==> flow/design.v <==
module display(
    input clk,
    input rst_n,
    input[7:0] led_a,
    input[7:0] led_x,
    input[7:0] led_y,
    input[15:0] led_sp,
    input[15:0] led_pc,
    input[23:0] led_mem,
    input[7:0] led_data,
    input led_test,
    input led_physical,
    input led_soft,
    input led_run,
    input led_halt,
    input led_neg,
    input led_ovf,
    input led_dash,
    input led_brk,
    input led_dec,
    input led_irq,
    input led_zero,
    input led_carry,
    input ledsValid,
    output sclk,
    output sdata,
    output sload,
    output sclr_n
    );
function[15:0] led_map;
input[3:0] in;
input ignoreValidFlag;
begin
    if(~ignoreValidFlag & ~ledsValid) led_map = 16'b00000100_01000000;
    else case(in)
    4'h0: led_map = 16'b00111010_10110001;
    4'h1: led_map = 16'b00000010_10010000;
    4'h2: led_map = 16'b00011100_01110000;
    4'h3: led_map = 16'b00001110_01110000;
    4'h4: led_map = 16'b00000110_01010001;
    4'h5: led_map = 16'b00001110_01100001;
    4'h6: led_map = 16'b00011110_01100001;
    4'h7: led_map = 16'b00000010_00110000;
    4'h8: led_map = 16'b00011110_01110001;
    4'h9: led_map = 16'b00001110_01110001;
    4'hA: led_map = 16'b00010110_01110001;
    4'hB: led_map = 16'b01001110_00110100;
    4'hC: led_map = 16'b00011000_00100001;
    4'hD: led_map = 16'b01001010_00110100;
    4'hE: led_map = 16'b00011000_01100001;
    4'hF: led_map = 16'b00010000_01100001;
    endcase
end
endfunction
    reg[23:0] rowA, rowB, rowC;
    wire digitDone;
    raw_display raw_display1(.clk(clk), .rst_n(rst_n),
        .display_bits({rowC,rowB,rowA}),
        .timerOverflow(digitDone), .sclk(sclk), .sdata(sdata), .sload(sload), 
        .sclr_n(sclr_n));
    localparam STATE_DIGIT1 = 3'h0;
    localparam STATE_DIGIT2 = 3'h1;
    localparam STATE_DIGIT3 = 3'h2;
    localparam STATE_DIGIT4 = 3'h3;
    localparam STATE_DIGIT5 = 3'h4;
    localparam STATE_DIGIT6 = 3'h5;
    localparam STATE_DIGIT7 = 3'h6;
    localparam STATE_DIGIT8 = 3'h7;
    wire[15:0] discrete_map;
    assign discrete_map = ledsValid ? {led_brk, led_dash, led_ovf, led_neg, 
                                       led_irq, led_dec, led_carry, led_zero,
                                       led_physical, led_test, led_halt, 
                                       led_run, 1'b0, led_soft, 2'b00} : 
                                      {8'b00000000, led_physical, led_test, 
                                       led_halt, led_run, 1'b0, led_soft, 
                                       2'b00};
    reg[2:0] state;
    reg[7:0] cathodes;
    always@(*) begin
        case(state)
        STATE_DIGIT1: cathodes = 8'b00000010;
        STATE_DIGIT2: cathodes = 8'b00000001;
        STATE_DIGIT3: cathodes = 8'b00001000;
        STATE_DIGIT4: cathodes = 8'b00000100;
        STATE_DIGIT5: cathodes = 8'b10000000;
        STATE_DIGIT6: cathodes = 8'b01000000;
        STATE_DIGIT7: cathodes = 8'b00100000;
        STATE_DIGIT8: cathodes = 8'b00010000;
        endcase
    end
    always@(posedge clk or negedge rst_n) begin
        if(~rst_n) begin
            state <= STATE_DIGIT1;
            rowA <= 0;
            rowB <= 0;
            rowC <= 0;
        end else begin
            case(state)
                STATE_DIGIT1: begin
                    rowA <= {cathodes, led_map(led_x[7:4], 0)};
                    rowB <= {cathodes, led_map(led_sp[7:4], 0)};
                    rowC <= {cathodes, led_map(led_data[7:4], 1)};
                    if(digitDone) state <= STATE_DIGIT2;
                end
                STATE_DIGIT2: begin
                    rowA <= {cathodes, led_map(led_x[3:0], 0)};
                    rowB <= {cathodes, led_map(led_sp[3:0], 0)};
                    rowC <= {cathodes, led_map(led_data[3:0], 1)};
                    if(digitDone) state <= STATE_DIGIT3;
                end
                STATE_DIGIT3: begin
                    rowA <= {cathodes, led_map(led_y[7:4], 0)};
                    rowB <= {cathodes, led_map(led_sp[15:12], 0)};
                    rowC <= {cathodes, led_map(led_mem[7:4], 1)};
                    if(digitDone) state <= STATE_DIGIT4;
                end
                STATE_DIGIT4: begin
                    rowA <= {cathodes, led_map(led_y[3:0], 0)};
                    rowB <= {cathodes, led_map(led_sp[11:8], 0)};
                    rowC <= {cathodes, led_map(led_mem[3:0], 1)};
                    if(digitDone) state <= STATE_DIGIT5;
                end
                STATE_DIGIT5: begin
                    rowA <= {cathodes, led_map(led_a[7:4], 0)};
                    rowB <= {cathodes, led_map(led_pc[15:12], 0)};
                    rowC <= {cathodes, led_map(led_mem[23:20], 1)};
                    if(digitDone) state <= STATE_DIGIT6;
                end
                STATE_DIGIT6: begin
                    rowA <= {cathodes, led_map(led_a[3:0], 0)};
                    rowB <= {cathodes, led_map(led_pc[11:8], 0)};
                    rowC <= {cathodes, led_map(led_mem[19:16], 1)};
                    if(digitDone) state <= STATE_DIGIT7;
                end
                STATE_DIGIT7: begin
                    rowA <= {cathodes, discrete_map};
                    rowB <= {cathodes, led_map(led_pc[7:4], 0)};
                    rowC <= {cathodes, led_map(led_mem[15:12], 1)};
                    if(digitDone) state <= STATE_DIGIT8;
                end                
                STATE_DIGIT8: begin
                    rowA <= {cathodes, 16'h0000};
                    rowB <= {cathodes, led_map(led_pc[3:0], 0)};
                    rowC <= {cathodes, led_map(led_mem[11:8], 1)};
                    if(digitDone) state <= STATE_DIGIT1;
                end
            endcase
        end
    end
endmodule
module raw_display(
    input clk,
    input rst_n,
    input[71:0] display_bits,
    output timerOverflow,
    output sclk,
    output sdata,
    output reg sload,
    output sclr_n
    );
reg[13:0] counter;
always@(posedge clk or negedge rst_n) begin
    if(~rst_n) counter <= 0;
    else counter <= counter + 1;
end
assign timerOverflow = &counter;
assign sclr_n = ~timerOverflow;
reg output_enable;
reg[1:0] state;
always@(posedge clk or negedge rst_n) begin
    if(~rst_n) begin
        state <= 2'b00;
        sload <= 0;
        output_enable <= 0;
    end else begin
        case(state)
        2'b00: begin
            output_enable <= 1;
            sload <= 0;
            if(counter[11:5] == 72) state <= 2'b01;
        end
        2'b01: begin
            output_enable <= 0;
            sload <= 1;
            if(&counter[12:0]) state <= 2'b10;
        end
        2'b10: begin
            sload <= 0;
            if(&counter[13:0]) state <= 2'b00;
        end
        endcase
    end
end
assign sclk = counter[4] & output_enable;
assign sdata = display_bits[counter[11:5]] & output_enable;
endmodule
### Reports on display

What the tools print for display, step after step.
Lines are those of the file above, counted from 1.
Operators: Yosys type, input widths -> output width; for muxes data width and select width s.
Library cell names are shortened.
A cell with n/a has no value.

| inputs | value |
|---|---|
| design top | display |
| clock input | clk |
| cell library | sky130hd |
| timing corner | tt_025C_1v80 |

### Word-level counts

Yosys after proc, flatten, opt, wreduce and memory -nomap, before mapping. Memory bits, and registers merged into a memory's read port (data or address), are not among the register bits. Print and check cells are not counted. Equal cells are merged and count once.
Memory sizes are those after Yosys's memory passes, which may raise the word count (mostly to a power of two), join words into wider ones and drop unused or constant bits.

| operators by class | value |
|---|---|
| $add $sub $neg | 1 |
| equal/unequal tests | 21 |
| shift operators | 1 |
| multiplexer cells | 33 |
| bitwise gates (word level) | 3 |
| reductions and logical operators | 11 |

Operator list:

| kind | count |
|---|---|
| $pmux 24 s8 | 3 |
| $mux 16 | 15 |
| $shiftx 72x7->1 | 1 |
| $pmux 3 s8 | 1 |
| $mux 3 | 8 |
| $ne 2x1->1 const B | 11 |
| $add 14x1->14 const B | 1 |
| $reduce_and 14->1 | 1 |
| $reduce_and 13->1 | 1 |
| $eq 3x3->1 const B | 4 |
| $reduce_and 9->1 | 1 |
| $reduce_bool 8->1 | 1 |
| $eq 7x7->1 const B | 1 |
| $eq 3x2->1 const B | 2 |
| $pmux 2 s3 | 1 |
| $mux 2 | 3 |
| $reduce_bool 2->1 | 2 |
| $reduce_and 4->1 | 1 |
| $pmux 1 s2 | 2 |
| $eq 3x1->1 const B | 1 |
| $logic_not 3->1 | 1 |
| $reduce_bool 3->1 | 1 |
| $and 1x1->1 | 2 |
| $eq 2x1->1 const B | 1 |
| $eq 2x2->1 const B | 1 |
| $logic_not 2->1 | 1 |
| $reduce_or 2->1 | 1 |
| $not 1->1 | 1 |

| bit counts | value |
|---|---|
| register bits after elaboration | 93 |
| bits in read-only memories | 4288 |
| memories kept | 23 |
| input port bits | 104 |
| output and inout bits | 4 |
| elaborated cells | 101 |

Memories:

| memory | depth | bits a word | read ports | wr ports | RTL line | RTL |
|---|---|---|---|---|---|---|
| (name not given) | 16 | 12 | 1 | 0 | 35 | `else case(in)` |
| (name not given) | 16 | 12 | 1 | 0 | 35 |  |
| (name not given) | 16 | 12 | 1 | 0 | 35 |  |
| (name not given) | 16 | 12 | 1 | 0 | 35 |  |
| (name not given) | 16 | 12 | 1 | 0 | 35 |  |
| (name not given) | 16 | 12 | 1 | 0 | 35 |  |

Memories not listed: 17.

### Depth

Depth = most cells in a row (Yosys ltp): at word level without a register or memory, in the mapped netlist without a sequential cell, where the memories' decode and read muxes count.

| depth | value |
|---|---|
| depth in word-level cells | 3 |
| ABC_AREA | 0 |
| mapped depth | 9 |
| gate-level depth less buffers | 8 |

### Netlist

The flow's flattened synthesis, as Yosys stat reports it; memories are mapped. The netlist is that of the ABC_AREA named above (0 if unset); the other value can give another one.

Cell types:

| cell | count | area in all (µm²) |
|---|---|---|
| ha_1 | 151 | 1.89E+03 |
| dfrtp_1 | 65 | 1626.56 |
| mux2i_1 | 52 | 520.499 |
| mux4_2 | 23 | 517.997 |
| o21ai_0 | 88 | 440.422 |
| a21oi_1 | 84 | 420.403 |
| nand2_1 | 101 | 379.114 |
| nor2_1 | 101 | 379.114 |
| inv_1 | 93 | 349.085 |
| mux2_2 | 22 | 247.738 |
| buf_2 | 46 | 230.221 |
| xnor2_1 | 24 | 210.202 |
| o311ai_0 | 21 | 183.926 |
| a211oi_1 | 21 | 157.651 |
| nor3_1 | 30 | 150.144 |
| nor2b_1 | 23 | 143.888 |
| nand3_1 | 27 | 135.13 |
| a31oi_1 | 20 | 125.12 |

Not listed: further types 59, cells in them 256.

| mapped netlist | value |
|---|---|
| cell count | 1248 |
| chip area (Yosys) | 0.0100109 mm² |
| sequential area | 0.0016528 mm² |
| flip-flops | 66 |
| buffer cells | 85 |

By module: a second synthesis without flattening, with its own total; a netlist apart from the flattened one above.

| second synthesis, totals | value |
|---|---|
| cell total of the unflattened synthesis | 1267 |
| area (unflattened synthesis) | 0.0103512 mm² |

Each row is one instance without its submodules.

Modules:

| module | times used | cells | area (mm²) | sequential area (mm²) |
|---|---|---|---|---|
| display | 1 | 1149 | 0.0088535 | 0.0011761 |
| raw_display | 1 | 118 | 0.0014977 | 0.0004767 |

### Timing after synthesis

Path of least setup slack by OpenSTA after synthesis, without wires, with an ideal clock, recovery checks aside; 20% of the period is set as input and as output delay. Where synthesis merged equal registers, the netlist keeps one of their names.

| timing path post-synthesis | value |
|---|---|
| path type | register -> output |
| start | register raw_display1.counter[5] |
| end | output sdata |
| clock period | 2.23 ns |
| output delay | 0.446 ns |
| time at the first pin | 0.000 ns |
| data arrival time | 1.684 ns |
| required time | 1.784 ns |
| setup slack | 0.100 ns |
| path delay | 1.684 ns |
| stages on the path | 7 |
| path buffers | 1 |
| synthesis period reached | 2.13 ns |

"path delay" is the arrival time less input delay plus setup time.
At an output port there is no setup time.
"stages on the path": output pins that drive a net of the path, with the launching flip-flop's if there is one; two outputs of one cell count as two.
"synthesis period reached" is the clock period less the worst setup slack; recovery checks do not enter. This is arithmetic on one report: input and output delays are still those of the set period (20% each).
The rows between start and end are the longest chain of elaborated cells between them; the timing report does not say that the signal goes this way. Where chains are equally long, one stands for them.
Each line given opens the expression or statement behind the cell; cells for indexed reads and writes are added by Yosys, which also makes memories of some case tables.

| between the ends, post-synthesis | value |
|---|---|
| cell sequence | dfrtp_1 buf_6 mux4_2 mux2i_4 inv_2 o211a_1 o221a_1 |
| length of the longest elaborated chain | 2 |
| elaborated cells between the ends (all ways) | 2 |
| source lines of those cells | 1 |
| classes of those cells | 1 x shift; 1 x logic |

RTL lines, path post-synthesis:

| element | RTL line | RTL |
|---|---|---|
| from (decl) | 161 | `reg[13:0] counter;` |
| from (assign) | 163 | `if(~rst_n) counter <= 0;` |
| from (assign) | 164 | `else counter <= counter + 1;` |
| $shiftx 72x7->1 | 195 | `assign sdata = display_bits[counter[11:5]] & output_enable;` |
| $and 1x1->1 | 195 |  |
| to (decl) | 26 | `output sdata,` |

### Path in the finished layout

From the final timing report of run 1: the path of least setup slack in the routed layout; clock arrival at registers is part of the times.

| timing path post-layout | value |
|---|---|
| path type | register -> output |
| start | register raw_display1.counter[5] |
| end | output sdata |
| clock period | 1.92 ns |
| output delay | 0.38 ns |
| time at the first pin | 0.33 ns |
| data arrival time | 2.29 ns |
| required time | 1.54 ns |
| setup slack | -0.76 ns |
| stages on the path | 8 |
| path buffers | 2 |

The rows between start and end are the longest chain of elaborated cells between them; the timing report does not say that the signal goes this way. Where chains are equally long, one stands for them.

| between the ends, post-layout | value |
|---|---|
| cell sequence | dfrtp_2 buf_6 mux4_2 and3_1 nor4_1 o21ai_1 o221a_1 buf_2 |
| length of the longest elaborated chain | 2 |
| elaborated cells between the ends (all ways) | 2 |
| source lines of those cells | 1 |
| classes of those cells | 1 x shift; 1 x logic |

RTL lines, path post-layout:

| element | RTL line | RTL |
|---|---|---|
| from (decl) | 161 | `reg[13:0] counter;` |
| from (assign) | 163 | `if(~rst_n) counter <= 0;` |
| from (assign) | 164 | `else counter <= counter + 1;` |
| $shiftx 72x7->1 | 195 | `assign sdata = display_bits[counter[11:5]] & output_enable;` |
| $and 1x1->1 | 195 |  |
| to (decl) | 26 | `output sdata,` |

Lab notebook: display

Settings and measured results of 2 stored flow runs for module display (sky130hd), not sorted in any way. The constraints put input and output delay at 20% of the set period each and load the outputs with 0.01 pF.
"achieved clock period" means the clock period less the worst setup slack. The figure is calculated, with input and output delays left at 20% of the set period.
"critical path time" means the part of the period allowed to the worst setup path (the constraints hold back 20% at inputs and 20% at outputs) less its slack; where the path has registers, the arrival times of their clocks count too.

## Run 1

==> flow/run.sh <==
#!/bin/bash
# the make line also repeats the synthesis and layout settings of config.mk as NAME=value (left out here)
make -C /OpenROAD-flow-scripts/flow DESIGN_CONFIG=/design/flow/config.mk WORK_HOME=/design/flow/orfs CLKGATE_MAP_FILE= finish
==> flow/config.mk <==
export PLATFORM = sky130hd
export DESIGN_NAME = display
export DESIGN_NICKNAME = display
export VERILOG_FILES = /design/flow/design.v
export SDC_FILE = /design/flow/constraint.sdc
export NUM_CORES = 4
export LEC_CHECK = 0
export CAP_MARGIN = 15
export CELL_PAD_IN_SITES_GLOBAL_PLACEMENT = 1
export CORE_MARGIN = 2
export CORE_UTILIZATION = 28
export CTS_CLUSTER_DIAMETER = 396
export CTS_CLUSTER_SIZE = 90
export PLACE_DENSITY_LB_ADDON = 0.26
export SLEW_MARGIN = 20
export TNS_END_PERCENT = 80
==> flow/constraint.sdc <==
create_clock -name core_clock -period 1.92 [get_ports {clk}]
set_input_delay 0.3840 -clock core_clock [delete_from_list [all_inputs] [get_ports {clk}]]
set_output_delay 0.3840 -clock core_clock [all_outputs]
set_load 0.01 [all_outputs]

| result of run 1 | value |
|---|---|
| synthesized cell area | 0.0100109 mm² |
| area inside the die boundary | 0.0372818 mm² |
| final design utilization | 0.458 |
| setup slack of the critical path | -0.755 ns |
| post-route setup TNS | -0.761 ns |
| achieved clock period | 2.675 ns |
| critical path time | 2.29 ns |
| type of the worst setup path | register -> output |

## Run 2

==> flow/run.sh <==
#!/bin/bash
# the make line also repeats the synthesis and layout settings of config.mk as NAME=value (left out here)
make -C /OpenROAD-flow-scripts/flow DESIGN_CONFIG=/design/flow/config.mk WORK_HOME=/design/flow/orfs CLKGATE_MAP_FILE= finish
==> flow/config.mk <==
export PLATFORM = sky130hd
export DESIGN_NAME = display
export DESIGN_NICKNAME = display
export VERILOG_FILES = /design/flow/design.v
export SDC_FILE = /design/flow/constraint.sdc
export NUM_CORES = 4
export LEC_CHECK = 0
export ABC_AREA = 0
export CAP_MARGIN = 20
export CELL_PAD_IN_SITES_DETAIL_PLACEMENT = 2
export CORE_MARGIN = 2
export CORE_UTILIZATION = 48
export CTS_CLUSTER_DIAMETER = 87
export CTS_CLUSTER_SIZE = 29
export GPL_TIMING_DRIVEN = 1
export MIN_ROUTING_LAYER = met2
export PLACE_DENSITY_LB_ADDON = 0.18
export SETUP_SLACK_MARGIN = 0.05
export SLEW_MARGIN = 20
export TNS_END_PERCENT = 25
==> flow/constraint.sdc <==
create_clock -name core_clock -period 1.99 [get_ports {clk}]
set_input_delay 0.3980 -clock core_clock [delete_from_list [all_inputs] [get_ports {clk}]]
set_output_delay 0.3980 -clock core_clock [all_outputs]
set_load 0.01 [all_outputs]

Run 2: not finished: placement ended with error DPL-0033
