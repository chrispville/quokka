==> flow/design.v <==
module keyboard(
    input clk,
    input rst_n,
    output[4:0] KBD_row,
    input[5:0] KBD_col,
    output reg b_0,
    output reg b_1,
    output reg b_2,
    output reg b_3,
    output reg b_4,
    output reg b_5,
    output reg b_6,
    output reg b_7,
    output reg b_8,
    output reg b_9,
    output reg b_a,
    output reg b_b,
    output reg b_c,
    output reg b_d,
    output reg b_e,
    output reg b_f,
    output reg b_runhalt,
    output reg b_reset,
    output reg b_step,
    output reg b_storeinc,
    output reg b_irq,
    output reg b_dec,
    output reg b_load,
    output reg b_toA,
    output reg b_toSP,
    output reg b_toX,
    output reg b_toY,
    output reg b_toPC
    );
    reg[17:0] counter;
    wire lastTickOfRow;
    always@(posedge clk or negedge rst_n) begin
        if(~rst_n) counter <= 0;
        else counter <= counter + 1;
    end
    assign KBD_row[0] = counter[17:15] == 3'b001;
    assign KBD_row[1] = counter[17:15] == 3'b010;
    assign KBD_row[2] = counter[17:15] == 3'b011;
    assign KBD_row[3] = counter[17:15] == 3'b100;
    assign KBD_row[4] = counter[17:15] == 3'b101;
    assign lastTickOfRow = &counter[14:0];
    reg[1:0] prev_0;
    reg[1:0] prev_1;
    reg[1:0] prev_2;
    reg[1:0] prev_3;
    reg[1:0] prev_4;
    reg[1:0] prev_5;
    reg[1:0] prev_6;
    reg[1:0] prev_7;
    reg[1:0] prev_8;
    reg[1:0] prev_9;
    reg[1:0] prev_a;
    reg[1:0] prev_b;
    reg[1:0] prev_c;
    reg[1:0] prev_d;
    reg[1:0] prev_e;
    reg[1:0] prev_f;
    reg[1:0] prev_runhalt;
    reg[1:0] prev_reset;
    reg[1:0] prev_step;
    reg[1:0] prev_storeinc;
    reg[1:0] prev_irq;
    reg[1:0] prev_dec;
    reg[1:0] prev_load;
    reg[1:0] prev_toA;
    reg[1:0] prev_toSP;
    reg[1:0] prev_toX;
    reg[1:0] prev_toY;
    reg[1:0] prev_toPC;
    always@(posedge clk or negedge rst_n) begin
        if(~rst_n) begin
            prev_0 <= 0;
            prev_1 <= 0;
            prev_2 <= 0;
            prev_3 <= 0;
            prev_4 <= 0;
            prev_5 <= 0;
            prev_6 <= 0;
            prev_7 <= 0;
            prev_8 <= 0;
            prev_9 <= 0;
            prev_a <= 0;
            prev_b <= 0;
            prev_c <= 0;
            prev_d <= 0;
            prev_e <= 0;
            prev_f <= 0;
            prev_runhalt <= 0;
            prev_reset <= 0;
            prev_step <= 0;
            prev_storeinc <= 0;
            prev_irq <= 0;
            prev_dec <= 0;
            prev_load <= 0;
            prev_toA <= 0;
            prev_toSP <= 0;
            prev_toX <= 0;
            prev_toY <= 0;
            prev_toPC <= 0;
            b_0 <= 0;
            b_1 <= 0;
            b_2 <= 0;
            b_3 <= 0;
            b_4 <= 0;
            b_5 <= 0;
            b_6 <= 0;
            b_7 <= 0;
            b_8 <= 0;
            b_9 <= 0;
            b_a <= 0;
            b_b <= 0;
            b_c <= 0;
            b_d <= 0;
            b_e <= 0;
            b_f <= 0;
            b_runhalt <= 0;
            b_reset <= 0;
            b_step <= 0;
            b_storeinc <= 0;
            b_irq <= 0;
            b_dec <= 0;
            b_load <= 0;
            b_toA <= 0;
            b_toSP <= 0;
            b_toX <= 0;
            b_toY <= 0;
            b_toPC <= 0;
        end else begin
            b_0 <= 0;
            b_1 <= 0;
            b_2 <= 0;
            b_3 <= 0;
            b_4 <= 0;
            b_5 <= 0;
            b_6 <= 0;
            b_7 <= 0;
            b_8 <= 0;
            b_9 <= 0;
            b_a <= 0;
            b_b <= 0;
            b_c <= 0;
            b_d <= 0;
            b_e <= 0;
            b_f <= 0;
            b_runhalt <= 0;
            b_reset <= 0;
            b_step <= 0;
            b_storeinc <= 0;
            b_irq <= 0;
            b_dec <= 0;
            b_load <= 0;
            b_toA <= 0;
            b_toSP <= 0;
            b_toX <= 0;
            b_toY <= 0;
            b_toPC <= 0;
            if(lastTickOfRow) begin
                if(KBD_row[0]) begin
                    prev_3 <= {prev_3[0],KBD_col[0]};
        if(prev_3 == 2'b01 && KBD_col[0]) b_3 <= 1;
        else b_3 <= 0;
                    prev_2 <= {prev_2[0],KBD_col[1]};
        if(prev_2 == 2'b01 && KBD_col[1]) b_2 <= 1;
        else b_2 <= 0;
                    prev_1 <= {prev_1[0],KBD_col[2]};
        if(prev_1 == 2'b01 && KBD_col[2]) b_1 <= 1;
        else b_1 <= 0;
                    prev_0 <= {prev_0[0],KBD_col[3]};
        if(prev_0 == 2'b01 && KBD_col[3]) b_0 <= 1;
        else b_0 <= 0;
                    prev_dec <= {prev_dec[0],KBD_col[4]};
        if(prev_dec == 2'b01 && KBD_col[4]) b_dec <= 1;
        else b_dec <= 0;
                    prev_load <= {prev_load[0],KBD_col[5]};
        if(prev_load == 2'b01 && KBD_col[5]) b_load <= 1;
        else b_load <= 0;
                end
                if(KBD_row[1]) begin
                    prev_7 <= {prev_7[0],KBD_col[0]};
        if(prev_7 == 2'b01 && KBD_col[0]) b_7 <= 1;
        else b_7 <= 0;
                    prev_6 <= {prev_6[0],KBD_col[1]};
        if(prev_6 == 2'b01 && KBD_col[1]) b_6 <= 1;
        else b_6 <= 0;
                    prev_5 <= {prev_5[0],KBD_col[2]};
        if(prev_5 == 2'b01 && KBD_col[2]) b_5 <= 1;
        else b_5 <= 0;
                    prev_4 <= {prev_4[0],KBD_col[3]};
        if(prev_4 == 2'b01 && KBD_col[3]) b_4 <= 1;
        else b_4 <= 0;
                    prev_toPC <= {prev_toPC[0],KBD_col[4]};
        if(prev_toPC == 2'b01 && KBD_col[4]) b_toPC <= 1;
        else b_toPC <= 0;
                    prev_step <= {prev_step[0],KBD_col[5]};
        if(prev_step == 2'b01 && KBD_col[5]) b_step <= 1;
        else b_step <= 0;
                end
                if(KBD_row[2]) begin
                    prev_b <= {prev_b[0],KBD_col[0]};
        if(prev_b == 2'b01 && KBD_col[0]) b_b <= 1;
        else b_b <= 0;
                    prev_a <= {prev_a[0],KBD_col[1]};
        if(prev_a == 2'b01 && KBD_col[1]) b_a <= 1;
        else b_a <= 0;
                    prev_9 <= {prev_9[0],KBD_col[2]};
        if(prev_9 == 2'b01 && KBD_col[2]) b_9 <= 1;
        else b_9 <= 0;
                    prev_8 <= {prev_8[0],KBD_col[3]};
        if(prev_8 == 2'b01 && KBD_col[3]) b_8 <= 1;
        else b_8 <= 0;
                    prev_toX <= {prev_toX[0],KBD_col[4]};
        if(prev_toX == 2'b01 && KBD_col[4]) b_toX <= 1;
        else b_toX <= 0;
                    prev_toSP <= {prev_toSP[0],KBD_col[5]};
        if(prev_toSP == 2'b01 && KBD_col[5]) b_toSP <= 1;
        else b_toSP <= 0;
                end
                if(KBD_row[3]) begin
                    prev_f <= {prev_f[0],KBD_col[0]};
        if(prev_f == 2'b01 && KBD_col[0]) b_f <= 1;
        else b_f <= 0;
                    prev_e <= {prev_e[0],KBD_col[1]};
        if(prev_e == 2'b01 && KBD_col[1]) b_e <= 1;
        else b_e <= 0;
                    prev_c <= {prev_c[0],KBD_col[2]};
        if(prev_c == 2'b01 && KBD_col[2]) b_d <= 1;
        else b_d <= 0;
                    prev_d <= {prev_d[0],KBD_col[3]};
        if(prev_d == 2'b01 && KBD_col[3]) b_c <= 1;
        else b_c <= 0;
                    prev_toA <= {prev_toA[0],KBD_col[5]};
        if(prev_toA == 2'b01 && KBD_col[5]) b_toA <= 1;
        else b_toA <= 0;
                end
                if(KBD_row[4]) begin
                    prev_storeinc <= {prev_storeinc[0],KBD_col[0]};
        if(prev_storeinc == 2'b01 && KBD_col[0]) b_storeinc <= 1;
        else b_storeinc <= 0;
                    prev_toY <= {prev_toY[0],KBD_col[1]};
        if(prev_toY == 2'b01 && KBD_col[1]) b_toY <= 1;
        else b_toY <= 0;
                    prev_irq <= {prev_irq[0],KBD_col[2]};
        if(prev_irq == 2'b01 && KBD_col[2]) b_irq <= 1;
        else b_irq <= 0;
                    prev_runhalt <= {prev_runhalt[0],KBD_col[3]};
        if(prev_runhalt == 2'b01 && KBD_col[3]) b_runhalt <= 1;
        else b_runhalt <= 0;
                    prev_reset <= {prev_reset[0],KBD_col[5]};
        if(prev_reset == 2'b01 && KBD_col[5]) b_reset <= 1;
        else b_reset <= 0;
                end
            end
        end
    end
endmodule
# Step by step through the tools: keyboard
# What the tools print for keyboard, step after step.
# Line numbers count from 1 in the design file above.
# Library cell names are shortened.
setup:
  top: "keyboard"
  clock_port: "clk"
  library: "sky130hd"
  lib_corner: "tt_025C_1v80"

# Word-level counts
# Counts by Yosys on the flattened word-level netlist (proc, flatten, opt, wreduce; memories kept). Register bits leave out memories and registers merged into their read ports (data or address); mux counts leave out enables and synchronous resets folded into registers. Print and check cells are left out. Cells with the same type and inputs are merged into one.
bits:
  wordCells: 209
  output_inout_bits: 33
  regBits: 102
  in_bits: 8
op_classes:
  equal: 33
  add_sub_neg: 1
  n_mux: 84
  reduce_logical: 34
op_table:
  columns: ["op", "count"]
  rows:
  - ["two-way mux 1 bit", 84]
  - ["AND reduction 16 bit", 5]
  - ["== test 2 x 1 -> 1 bit (second input constant)", 28]
  - ["logical AND 1 bit", 28]
  - ["adder 18 x 1 -> 18 bit (second input constant)", 1]
  - ["AND reduction 15 bit", 1]
  - ["== test 3 x 2 -> 1 bit (second input constant)", 2]
  - ["== test 3 bit (second input constant)", 2]
  - ["== test 3 x 1 -> 1 bit (second input constant)", 1]

# Longest topological paths
# Longest topological path by Yosys (ltp), each cell counted once; first at word level (registers and memories cut), then after technology mapping (sequential cells cut; the memories' decode and read muxes count).
depth:
  depth_word: 5
  ABC_AREA: 0
  depth_mapped: 6
  depth_no_buf: 4

# After synthesis
# Source: synth_stat.txt of the flow (Yosys; design flattened, memories mapped). It holds for the ABC_AREA given above (unset counts as 0); a run with the other value may have another netlist.
# The area totals of this step are shown rounded.
synth_totals:
  cell_count: 290
  ff_cells: 102
  n_buf: 12
  mapped_area_um2: 3940
  sequential_area_um2: 2550
by_type:
  columns: ["cell_type", "count", "type_area_um2"]
  rows:
  - ["dfrtp_1", 102, 2.55E+03]
  - ["mux2_2", 56, 630.605]
  - ["nor3_1", 30, 150.144]
  - ["nand2_1", 36, 135.13]
  - ["xnor2_1", 15, 131.376]
  - ["nand3_1", 11, 55.053]
  - ["nor4_4", 2, 42.541]
  - ["nand3_2", 4, 40.038]
  - ["nand4_1", 5, 31.28]
  - ["nor3b_1", 3, 22.522]
  - ["and3_1", 3, 18.768]
  - ["buf_1", 5, 18.768]
  - ["ha_1", 1, 12.512]
  - ["buf_6", 1, 11.261]
  - ["clkbuf_1", 3, 11.261]
  - ["inv_1", 3, 11.261]
  - ["buf_2", 2, 10.01]
  - ["and3b_1", 1, 8.758]
# Other cell types: 7; their cells: 7.

# Worst setup path after synthesis
# Source: OpenSTA report_checks on the synthesized netlist (no wires, ideal clock, input and output delay 20% of the period each), path of least setup slack; recovery checks are left aside. Register names are those of the netlist, which keeps one name where synthesis merged equal registers.
synth_path:
  path_type: "register -> register"
  start: "register counter[7]"
  end: "register prev_toX[0]"
  required_time_ps: 1815
  setup_time_ps: 125
  n_path_buf: 1
  clock_period_ps: 1940
  launch_ps: 0
  arrival_time_ps: 1693
  slack_ps: 122
  path_delay_ps: 1818
  driving_pins: 6
  period_less_setup_slack_ps: 1818
# "path_delay_ps" is the arrival time less input delay plus setup time.
# "driving_pins" counts driving pins, that of a launching flip-flop among them; a cell with two outputs on the path counts twice.
# "period_less_setup_slack_ps" is the clock period less the worst setup slack; recovery checks do not enter. This is arithmetic on one report: input and output delays are still those of the set period (20% each).
# Between the ends stands the longest chain of elaborated cells between them, by number of cells; it is not shown to be the way that was timed. Of several equally long chains one is given.
# Each line given opens the expression or statement behind the cell; cells for indexed reads and writes are added by Yosys, which also makes memories of some case tables.
synth_between:
  cell_sequence: "dfrtp_1 nand3_2 nor4_4 and3_1 buf_6 mux2_2"
  elab_chain_len: 1
  cone_cells: 1
  lines_between: 0
  classes_between: "reduce/logical: 1"
synth_lines:
  columns: ["element", "line_no", "source"]
  rows:
  - ["from (decl)", 35, "reg[17:0] counter;"]
  - ["from (assign)", 38, "if(~rst_n) counter <= 0;"]
  - ["from (assign)", 39, "else counter <= counter + 1;"]
  - ["AND reduction 16 bit", null, null]
  - ["to (assign)", 102, "prev_toX <= 0;"]
  - ["to (assign)", 216, "prev_toX <= {prev_toX[0],KBD_col[4]};"]
  - ["to (decl)", 72, "reg[1:0] prev_toX;"]

# Worst path after layout
# Path of least setup slack in the final report of record 2 (OpenROAD, finished layout, wires in). Where an end is a register, its clock arrival counts in the times.
# The report prints the path's times to 10 ps; the period is as set.
layout_path:
  path_type: "register -> output"
  start: "register counter[15]"
  end: "output KBD_row[3]"
  slack_ps: 420
  clock_period_ps: 2890
  launch_ps: 340
  n_path_buf: 1
  required_time_ps: 2310
  out_delay_ps: 580
  arrival_time_ps: 1890
  driving_pins: 3
# Between the ends stands the longest chain of elaborated cells between them, by number of cells; it is not shown to be the way that was timed. Of several equally long chains one is given.
layout_between:
  cell_sequence: "dfrtp_1 nor3b_1 clkdlybuf4s50_1"
  elab_chain_len: 1
  cone_cells: 1
  lines_between: 1
  classes_between: "eq/ne: 1"
layout_lines:
  columns: ["element", "line_no", "source"]
  rows:
  - ["from (decl)", 35, "reg[17:0] counter;"]
  - ["from (assign)", 38, "if(~rst_n) counter <= 0;"]
  - ["from (assign)", 39, "else counter <= counter + 1;"]
  - ["== test 3 bit", 44, "assign KBD_row[3] = counter[17:15] == 3'b100;"]
  - ["to (decl)", 4, "output[4:0] KBD_row,"]

==> runs of keyboard <==
Below are 2 stored runs of the flow (Yosys, OpenROAD; platform sky130hd) on keyboard, each with its settings and what was measured, unordered. Constraints: input delay and output delay 20% of the set period each, output load 0.01 pF.
"achieved_period_ps" means the clock period less the worst setup slack. The figure is calculated, with input and output delays left at 20% of the set period.
"worstPathTime_ps" means the part of the period allowed to the worst setup path (the constraints hold back 20% at inputs and 20% at outputs) less its slack; where the path has registers, the arrival times of their clocks count too.
By "fin_power_mw" is meant OpenSTA's value without simulated activity: inputs other than the clock are taken to toggle once in ten clock periods, and the tool carries that through the logic.
"worstPathTime_ps" is known to 10 ps.
Values from the reports are rounded here.

--- record 1 ---
==> flow/run.sh <==
#!/bin/bash
# the make line also repeats the synthesis and layout settings of config.mk as NAME=value (left out here)
make -C /OpenROAD-flow-scripts/flow DESIGN_CONFIG=/design/flow/config.mk WORK_HOME=/design/flow/orfs CLKGATE_MAP_FILE= finish
==> flow/config.mk <==
export PLATFORM = sky130hd
export DESIGN_NAME = keyboard
export DESIGN_NICKNAME = keyboard
export VERILOG_FILES = /design/flow/design.v
export SDC_FILE = /design/flow/constraint.sdc
export NUM_CORES = 4
export LEC_CHECK = 0
export ABC_AREA = 1
export CAP_MARGIN = 40
export CELL_PAD_IN_SITES_GLOBAL_PLACEMENT = 2
export CORE_MARGIN = 2
export CORE_UTILIZATION = 59
export GPL_ROUTABILITY_DRIVEN = 0
export MIN_ROUTING_LAYER = met1
export PLACE_DENSITY_LB_ADDON = 0.14
export SETUP_SLACK_MARGIN = 0.1
export SLEW_MARGIN = 20
==> flow/constraint.sdc <==
create_clock -name core_clock -period 2.25 [get_ports {clk}]
set_input_delay 0.4500 -clock core_clock [delete_from_list [all_inputs] [get_ports {clk}]]
set_output_delay 0.4500 -clock core_clock [all_outputs]
set_load 0.01 [all_outputs]

==> results, as YAML <==
outcome: "unfinished; error FLW-0024 in placement"

--- record 2 ---
==> flow/run.sh <==
#!/bin/bash
# the make line also repeats the synthesis and layout settings of config.mk as NAME=value (left out here)
make -C /OpenROAD-flow-scripts/flow DESIGN_CONFIG=/design/flow/config.mk WORK_HOME=/design/flow/orfs CLKGATE_MAP_FILE= finish
==> flow/config.mk <==
export PLATFORM = sky130hd
export DESIGN_NAME = keyboard
export DESIGN_NICKNAME = keyboard
export VERILOG_FILES = /design/flow/design.v
export SDC_FILE = /design/flow/constraint.sdc
export NUM_CORES = 4
export LEC_CHECK = 0
export CAP_MARGIN = 20
export CORE_MARGIN = 2
export CORE_UTILIZATION = 25
export GPL_TIMING_DRIVEN = 0
export MAX_ROUTING_LAYER = met5
export SLEW_MARGIN = 40
==> flow/constraint.sdc <==
create_clock -name core_clock -period 2.89 [get_ports {clk}]
set_input_delay 0.5780 -clock core_clock [delete_from_list [all_inputs] [get_ports {clk}]]
set_output_delay 0.5780 -clock core_clock [all_outputs]
set_load 0.01 [all_outputs]

==> results, as YAML <==
results:
  total_die_area_um2: 16800
  worstPathTime_ps: 1890
  worst_path_kind: "register -> output"
  setup_tns_ps: 0
  finalCellArea_um2: 4890
  synth_area_um2: 3940
  post_route_util_pct: 31.9
  worst_setup_slack_ps: 424
  fin_power_mw: 2.71
  achieved_period_ps: 2466
